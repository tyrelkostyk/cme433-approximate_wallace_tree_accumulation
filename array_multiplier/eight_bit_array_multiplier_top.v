==> flow/design.v <==
module array_level_one(A, B, S, C);
input [1:0] A;
input [7:0] B;
output [7:0] S;
output C;
wire [6:0] x;
wire [7:0] y;
wire [6:0] c;
assign x[0] = A[0] & B[1];
assign y[0] = A[1] & B[0];
one_bit_half_adder ha1(.A(x[0]), .B(y[0]), .S(S[0]), .C(c[0]));
assign x[1] = A[0] & B[2];
assign y[1] = A[1] & B[1];
one_bit_full_adder fa1(.A(x[1]), .B(y[1]), .Cin(c[0]), .S(S[1]), .Cout(c[1]));
assign x[2] = A[0] & B[3];
assign y[2] = A[1] & B[2];
one_bit_full_adder fa2(.A(x[2]), .B(y[2]), .Cin(c[1]), .S(S[2]), .Cout(c[2]));
assign x[3] = A[0] & B[4];
assign y[3] = A[1] & B[3];
one_bit_full_adder fa3(.A(x[3]), .B(y[3]), .Cin(c[2]), .S(S[3]), .Cout(c[3]));
assign x[4] = A[0] & B[5];
assign y[4] = A[1] & B[4];
one_bit_full_adder fa4(.A(x[4]), .B(y[4]), .Cin(c[3]), .S(S[4]), .Cout(c[4]));
assign x[5] = A[0] & B[6];
assign y[5] = A[1] & B[5];
one_bit_full_adder fa5(.A(x[5]), .B(y[5]), .Cin(c[4]), .S(S[5]), .Cout(c[5]));
assign x[6] = A[0] & B[7];
assign y[6] = A[1] & B[6];
one_bit_full_adder fa6(.A(x[6]), .B(y[6]), .Cin(c[5]), .S(S[6]), .Cout(c[6]));
assign y[7] = A[1] & B[7];
one_bit_half_adder ha2(.A(c[6]), .B(y[7]), .S(S[7]), .C(C));
endmodule
module array_levels(A, B, Sin, Cin, S, C);
input A, Cin;
input [7:0] B;
input [6:0] Sin;
output [7:0] S;
output C;
wire [7:0] x;
wire [6:0] c;
assign x[0] = A & B[0];
one_bit_half_adder ha1(.A(x[0]), .B(Sin[0]), .S(S[0]), .C(c[0]));
assign x[1] = A & B[1];
one_bit_full_adder fa1(.A(x[1]), .B(Sin[1]), .Cin(c[0]), .S(S[1]), .Cout(c[1]));
assign x[2] = A & B[2];
one_bit_full_adder fa2(.A(x[2]), .B(Sin[2]), .Cin(c[1]), .S(S[2]), .Cout(c[2]));
assign x[3] = A & B[3];
one_bit_full_adder fa3(.A(x[3]), .B(Sin[3]), .Cin(c[2]), .S(S[3]), .Cout(c[3]));
assign x[4] = A & B[4];
one_bit_full_adder fa4(.A(x[4]), .B(Sin[4]), .Cin(c[3]), .S(S[4]), .Cout(c[4]));
assign x[5] = A & B[5];
one_bit_full_adder fa5(.A(x[5]), .B(Sin[5]), .Cin(c[4]), .S(S[5]), .Cout(c[5]));
assign x[6] = A & B[6];
one_bit_full_adder fa6(.A(x[6]), .B(Sin[6]), .Cin(c[5]), .S(S[6]), .Cout(c[6]));
assign x[7] = A & B[7];
one_bit_full_adder a7(.A(x[7]), .B(Cin), .Cin(c[6]), .S(S[7]), .Cout(C));
endmodule
module eight_bit_array_multiplier_top(clk, A_in, B_in, S_out);
input clk;
input [7:0] A_in, B_in;
output reg [15:0] S_out;
wire [7:0] s1, s2, s3, s4, s5, s6, s7;
wire [6:0] c;
reg [7:0] A, B;
wire [15:0] S;
always @( posedge clk ) begin
 A = A_in;
 B = B_in;
 S_out = S;
end
assign S[0] = A & B;
array_level_one lvl_1(.A(A[1:0]), .B(B), .S(s1), .C(c[0]));
assign S[1] = s1[0];
array_levels lvl_2(.A(A[2]), .B(B), .Sin(s1[7:1]), .Cin(c[0]), .S(s2), .C(c[1]));
assign S[2] = s2[0];
array_levels lvl_3(.A(A[3]), .B(B), .Sin(s2[7:1]), .Cin(c[1]), .S(s3), .C(c[2]));
assign S[3] = s3[0];
array_levels lvl_4(.A(A[4]), .B(B), .Sin(s3[7:1]), .Cin(c[2]), .S(s4), .C(c[3]));
assign S[4] = s4[0];
array_levels lvl_5(.A(A[5]), .B(B), .Sin(s4[7:1]), .Cin(c[3]), .S(s5), .C(c[4]));
assign S[5] = s5[0];
array_levels lvl_6(.A(A[6]), .B(B), .Sin(s5[7:1]), .Cin(c[4]), .S(s6), .C(c[5]));
assign S[6] = s6[0];
array_levels lvl_7(.A(A[7]), .B(B), .Sin(s6[7:1]), .Cin(c[5]), .S(s7), .C(c[6]));
assign S[7] = s7[0];
assign S[8] = s7[1];
assign S[9] = s7[2];
assign S[10] = s7[3];
assign S[11] = s7[4];
assign S[12] = s7[5];
assign S[13] = s7[6];
assign S[14] = s7[7];
assign S[15] = c[6];
endmodule
module one_bit_full_adder(A, B, Cin, S, Cout);
 input A, B, Cin;
 output S, Cout;
 assign S = Cin ^ (A ^ B);
 assign Cout = (Cin & (A ^ B)) || (A & B);
endmodule
module one_bit_half_adder(A, B, S, C);
input A, B;
output S, C;
assign S = A ^ B;
assign C = A & B;
endmodule
**Reports on eight_bit_array_multiplier_top**

The steps from the RTL of eight_bit_array_multiplier_top to its reports follow in flow order.
Line numbers count from 1 in the design file above.
Operators: Yosys type, input widths -> output width; for muxes data width and select width s.
Library cell names are shortened.
A cell with - has no value.

- Top module: eight_bit_array_multiplier_top
- Clock input: clk
- Standard-cell library: sky130hd
- Timing corner: tt_025C_1v80

**Elaborated design**

Yosys after proc, flatten, opt, wreduce and memory -nomap, before mapping. Enables and synchronous resets that opt folds into registers are not counted as muxes. Memory bits, and registers merged into a memory's read port (data or address), are not among the register bits. Print and check cells are not counted. Equal cells are merged and count once.

- RAM bits: 0
- Bits of input ports: 17
- Elaborated cells: 323
- Word width x clocked read ports: 0
- Output and inout bits: 16
- ROM bits: 0
- Memories kept: 0
- Register bits: 32
- Bits in latches: 0

- Bitwise logic cells: 272
- Divide/modulo/power cells: 0
- Muxes and demuxes: 0
- Multipliers: 0
- Reduce/logical cells: 48
- Shift operators: 0
- $lt $le $gt $ge: 0
- Add/sub/neg operators: 0
- Equality and inequality tests: 0

Operator list:

| kind | number |
|---|---|
| $and 1x1->1 | 168 |
| $xor 1x1->1 | 104 |
| $logic_or 1x1->1 | 48 |

**Depth**

Longest topological path by Yosys (ltp), each cell counted once; first at word level (registers and memories cut), then after technology mapping (sequential cells cut; the memories' decode and read muxes count).

- Depth after elaboration: 40
- ABC_AREA: 1
- Gate-level depth with buffers: 37

**Synthesis result**

Yosys stat after the flow's synthesis: flattened, memories mapped to cells. It holds for the ABC_AREA given above (unset counts as 0); a run with the other value may have another netlist.
Totals and module areas in this step are rounded.

- Cell area after synthesis: 2400 um^2
- Mapped flip-flops: 32
- Standard cells after synthesis: 253
- Sequential part of the area: 640 um^2

Cells by type:

| cell | number | area in all (um^2) |
|---|---|---|
| fa_1 | 48 | 960.922 |
| dfxtp_1 | 32 | 640.614 |
| inv_1 | 85 | 319.056 |
| nand2_1 | 64 | 240.23 |
| buf_6 | 16 | 180.173 |
| ha_1 | 8 | 100.096 |

**Timing after synthesis**

Path of least setup slack by OpenSTA after synthesis, without wires, with an ideal clock, recovery checks aside; 20% of the period is set as input and as output delay. Where synthesis merged equal registers, the netlist keeps one of their names.

- Kind: reg2reg
- Start point: register A[1]
- End point: register S_out[14]
- Required time: 11.969 ns
- Buffers on the path: 1
- Arrival time: 9.240 ns
- Launch time at the first pin: 0.000 ns
- Slack: 2.729 ns
- Path delay: 9.371 ns
- Library setup time: 0.131 ns
- Driving pins on the path: 26
- Period: 12.1 ns
- Period reached after synthesis: 9.371 ns

"path delay" is the arrival time less input delay plus setup time.
"driving pins on the path" counts driving pins, that of a launching flip-flop among them; a cell with two outputs on the path counts twice.
"period reached after synthesis" = period - worst setup slack (recovery checks aside). The figure is calculated, with input and output delays left at 20% of the set period.
The rows between start and end are the longest chain of elaborated cells between them; the timing report does not say that the signal goes this way. Where chains are equally long, one stands for them.
Each line given opens the expression or statement behind the cell; cells for indexed reads and writes are added by Yosys, which also makes memories of some case tables.

- Path through: dfxtp_1 -> buf_6 -> nand2_1 -> inv_1 -> ha_1 -> fa_1 -> fa_1 -> fa_1 -> fa_1 -> fa_1 -> fa_1 -> fa_1 -> fa_1 -> fa_1 -> fa_1 -> fa_1 -> fa_1 -> inv_1 -> fa_1 -> fa_1 -> fa_1 -> fa_1 -> fa_1 -> fa_1 -> inv_1 -> fa_1
- Cells in the longest elaborated chain: 39
- Elaborated cells on any way between the ends: 248
- Classes of those cells: logic (201); reduce/logical (47)

Ends and longest elaborated chain, post-synthesis:

| what | RTL line | text |
|---|---|---|
| start, declared | 64 | `reg [7:0] A, B;` |
| start, assigned | 67 | `A = A_in;` |
| $and 1x1->1 | 10 | `assign y[0] = A[1] & B[0];` |
| $and 1x1->1 | 105 | `assign C = A & B;` |
| $and 1x1->1 | 99 | `assign Cout = (Cin & (A ^ B)) \|\| (A & B);` |
| $logic_or 1x1->1 | 99 |  |
| $xor 1x1->1 | 98 | `assign S = Cin ^ (A ^ B);` |
| $xor 1x1->1 | 99 |  |
| $and 1x1->1 | 99 |  |
| [... 25 more ...] | - |  |
| $and 1x1->1 | 99 |  |
| $logic_or 1x1->1 | 99 |  |
| $and 1x1->1 | 99 |  |
| $logic_or 1x1->1 | 99 |  |
| $and 1x1->1 | 99 |  |
| $logic_or 1x1->1 | 99 |  |
| $xor 1x1->1 | 98 |  |
| end, assigned | 69 | `S_out = S;` |
| end, declared | 61 | `output reg [15:0] S_out;` |

**Path in the finished layout**

From the final timing report of flow run 1: the path of least setup slack in the routed layout; clock arrival at registers is part of the times.

- Kind: reg2reg
- Start point: register A[1]
- End point: register S_out[14]
- Buffers on the path: 0
- Driving pins on the path: 25
- Launch time at the first pin: 0.28 ns
- Slack: -2.48 ns
- Library setup time: 0.12 ns
- Period: 6.14 ns
- Required time: 6.30 ns
- Arrival time: 8.77 ns

The rows between start and end are the longest chain of elaborated cells between them; the timing report does not say that the signal goes this way. Where chains are equally long, one stands for them.

- Path through: dfxtp_2 -> nand2_1 -> inv_1 -> ha_2 -> fa_2 -> fa_2 -> fa_2 -> fa_2 -> fa_2 -> fa_2 -> fa_2 -> fa_2 -> fa_2 -> fa_2 -> fa_2 -> fa_2 -> fa_2 -> fa_2 -> inv_2 -> fa_2 -> fa_2 -> fa_2 -> fa_2 -> inv_2 -> fa_1
- Cells in the longest elaborated chain: 39
- Elaborated cells on any way between the ends: 248
- Classes of those cells: logic (201); reduce/logical (47)

Ends and longest elaborated chain, post-layout:

| what | RTL line | text |
|---|---|---|
| start, declared | 64 | `reg [7:0] A, B;` |
| start, assigned | 67 | `A = A_in;` |
| $and 1x1->1 | 10 | `assign y[0] = A[1] & B[0];` |
| $and 1x1->1 | 105 | `assign C = A & B;` |
| $and 1x1->1 | 99 | `assign Cout = (Cin & (A ^ B)) \|\| (A & B);` |
| $logic_or 1x1->1 | 99 |  |
| $xor 1x1->1 | 98 | `assign S = Cin ^ (A ^ B);` |
| $xor 1x1->1 | 99 |  |
| $and 1x1->1 | 99 |  |
| [... 25 more ...] | - |  |
| $and 1x1->1 | 99 |  |
| $logic_or 1x1->1 | 99 |  |
| $and 1x1->1 | 99 |  |
| $logic_or 1x1->1 | 99 |  |
| $and 1x1->1 | 99 |  |
| $logic_or 1x1->1 | 99 |  |
| $xor 1x1->1 | 98 |  |
| end, assigned | 69 | `S_out = S;` |
| end, declared | 61 | `output reg [15:0] S_out;` |

2 stored runs of eight_bit_array_multiplier_top in the flow (synthesis by Yosys, layout by OpenROAD, sky130hd cells), in arbitrary order. Constraints: input delay and output delay 20% of the set period each, output load 0.01 pF.
"clock period achieved": clock period set for the run, less the worst setup slack. It is reckoned from that one timing run; input and output delays stay at 20% of the period that was set.
"time of the worst setup path" is the time allowed to the run's worst setup path (the clock period less input and output delay, where it has them) less its slack. Clock arrival times count: a late capture clock shortens it, a late launch clock lengthens it.
Values from the reports are rounded here.

### Flow run 1

==> flow/run.sh <==
#!/bin/bash
# the make line also repeats the synthesis and layout settings of config.mk as NAME=value (left out here)
make -C /OpenROAD-flow-scripts/flow DESIGN_CONFIG=/design/flow/config.mk WORK_HOME=/design/flow/orfs CLKGATE_MAP_FILE= finish
==> flow/config.mk <==
export PLATFORM = sky130hd
export DESIGN_NAME = eight_bit_array_multiplier_top
export DESIGN_NICKNAME = eight_bit_array_multiplier_top
export VERILOG_FILES = /design/flow/design.v
export SDC_FILE = /design/flow/constraint.sdc
export NUM_CORES = 4
export LEC_CHECK = 0
export ABC_AREA = 1
export CAP_MARGIN = 20
export CORE_ASPECT_RATIO = 0.89
export CORE_MARGIN = 8
export CORE_UTILIZATION = 53
export CTS_CLUSTER_DIAMETER = 95
export CTS_CLUSTER_SIZE = 31
export PLACE_DENSITY = 0.36
export SETUP_SLACK_MARGIN = 0.63
export SLEW_MARGIN = 5
export TNS_END_PERCENT = 40
==> flow/constraint.sdc <==
create_clock -name core_clock -period 6.14 [get_ports {clk}]
set_input_delay 1.2280 -clock core_clock [delete_from_list [all_inputs] [get_ports {clk}]]
set_output_delay 1.2280 -clock core_clock [all_outputs]
set_load 0.01 [all_outputs]

Results of flow run 1:
- Chip area in the Yosys report: 2400 um^2
- Final design utilization: 66 %
- Die footprint: 7000 um^2
- Time of the worst setup path: 8.62 ns
- Critical path kind: reg2reg
- Setup TNS: -13 ns
- Clock period achieved: 8.616 ns
- Smallest setup slack: -2.5 ns
- Worst hold slack in the final report: 0.60 ns

### Flow run 2

==> flow/run.sh <==
#!/bin/bash
# the make line also repeats the synthesis and layout settings of config.mk as NAME=value (left out here)
make -C /OpenROAD-flow-scripts/flow DESIGN_CONFIG=/design/flow/config.mk WORK_HOME=/design/flow/orfs CLKGATE_MAP_FILE= finish
==> flow/config.mk <==
export PLATFORM = sky130hd
export DESIGN_NAME = eight_bit_array_multiplier_top
export DESIGN_NICKNAME = eight_bit_array_multiplier_top
export VERILOG_FILES = /design/flow/design.v
export SDC_FILE = /design/flow/constraint.sdc
export NUM_CORES = 4
export LEC_CHECK = 0
export CAP_MARGIN = 20
export CELL_PAD_IN_SITES_DETAIL_PLACEMENT = 1
export CORE_MARGIN = 2
export CORE_UTILIZATION = 36
export GPL_TIMING_DRIVEN = 1
export SETUP_SLACK_MARGIN = 3.4
export SLEW_MARGIN = 5
==> flow/constraint.sdc <==
create_clock -name core_clock -period 12.1 [get_ports {clk}]
set_input_delay 2.4200 -clock core_clock [delete_from_list [all_inputs] [get_ports {clk}]]
set_output_delay 2.4200 -clock core_clock [all_outputs]
set_load 0.01 [all_outputs]

Results of flow run 2:
- Smallest setup slack: 3.2 ns
- Chip area in the Yosys report: 2200 um^2
- Clock period achieved: 8.869 ns
- Worst hold slack in the final report: 0.50 ns
- Time of the worst setup path: 8.87 ns
- Critical path kind: reg2reg
- Setup TNS: 0.000 ns
- Die footprint: 6800 um^2
- Final design utilization: 48 %
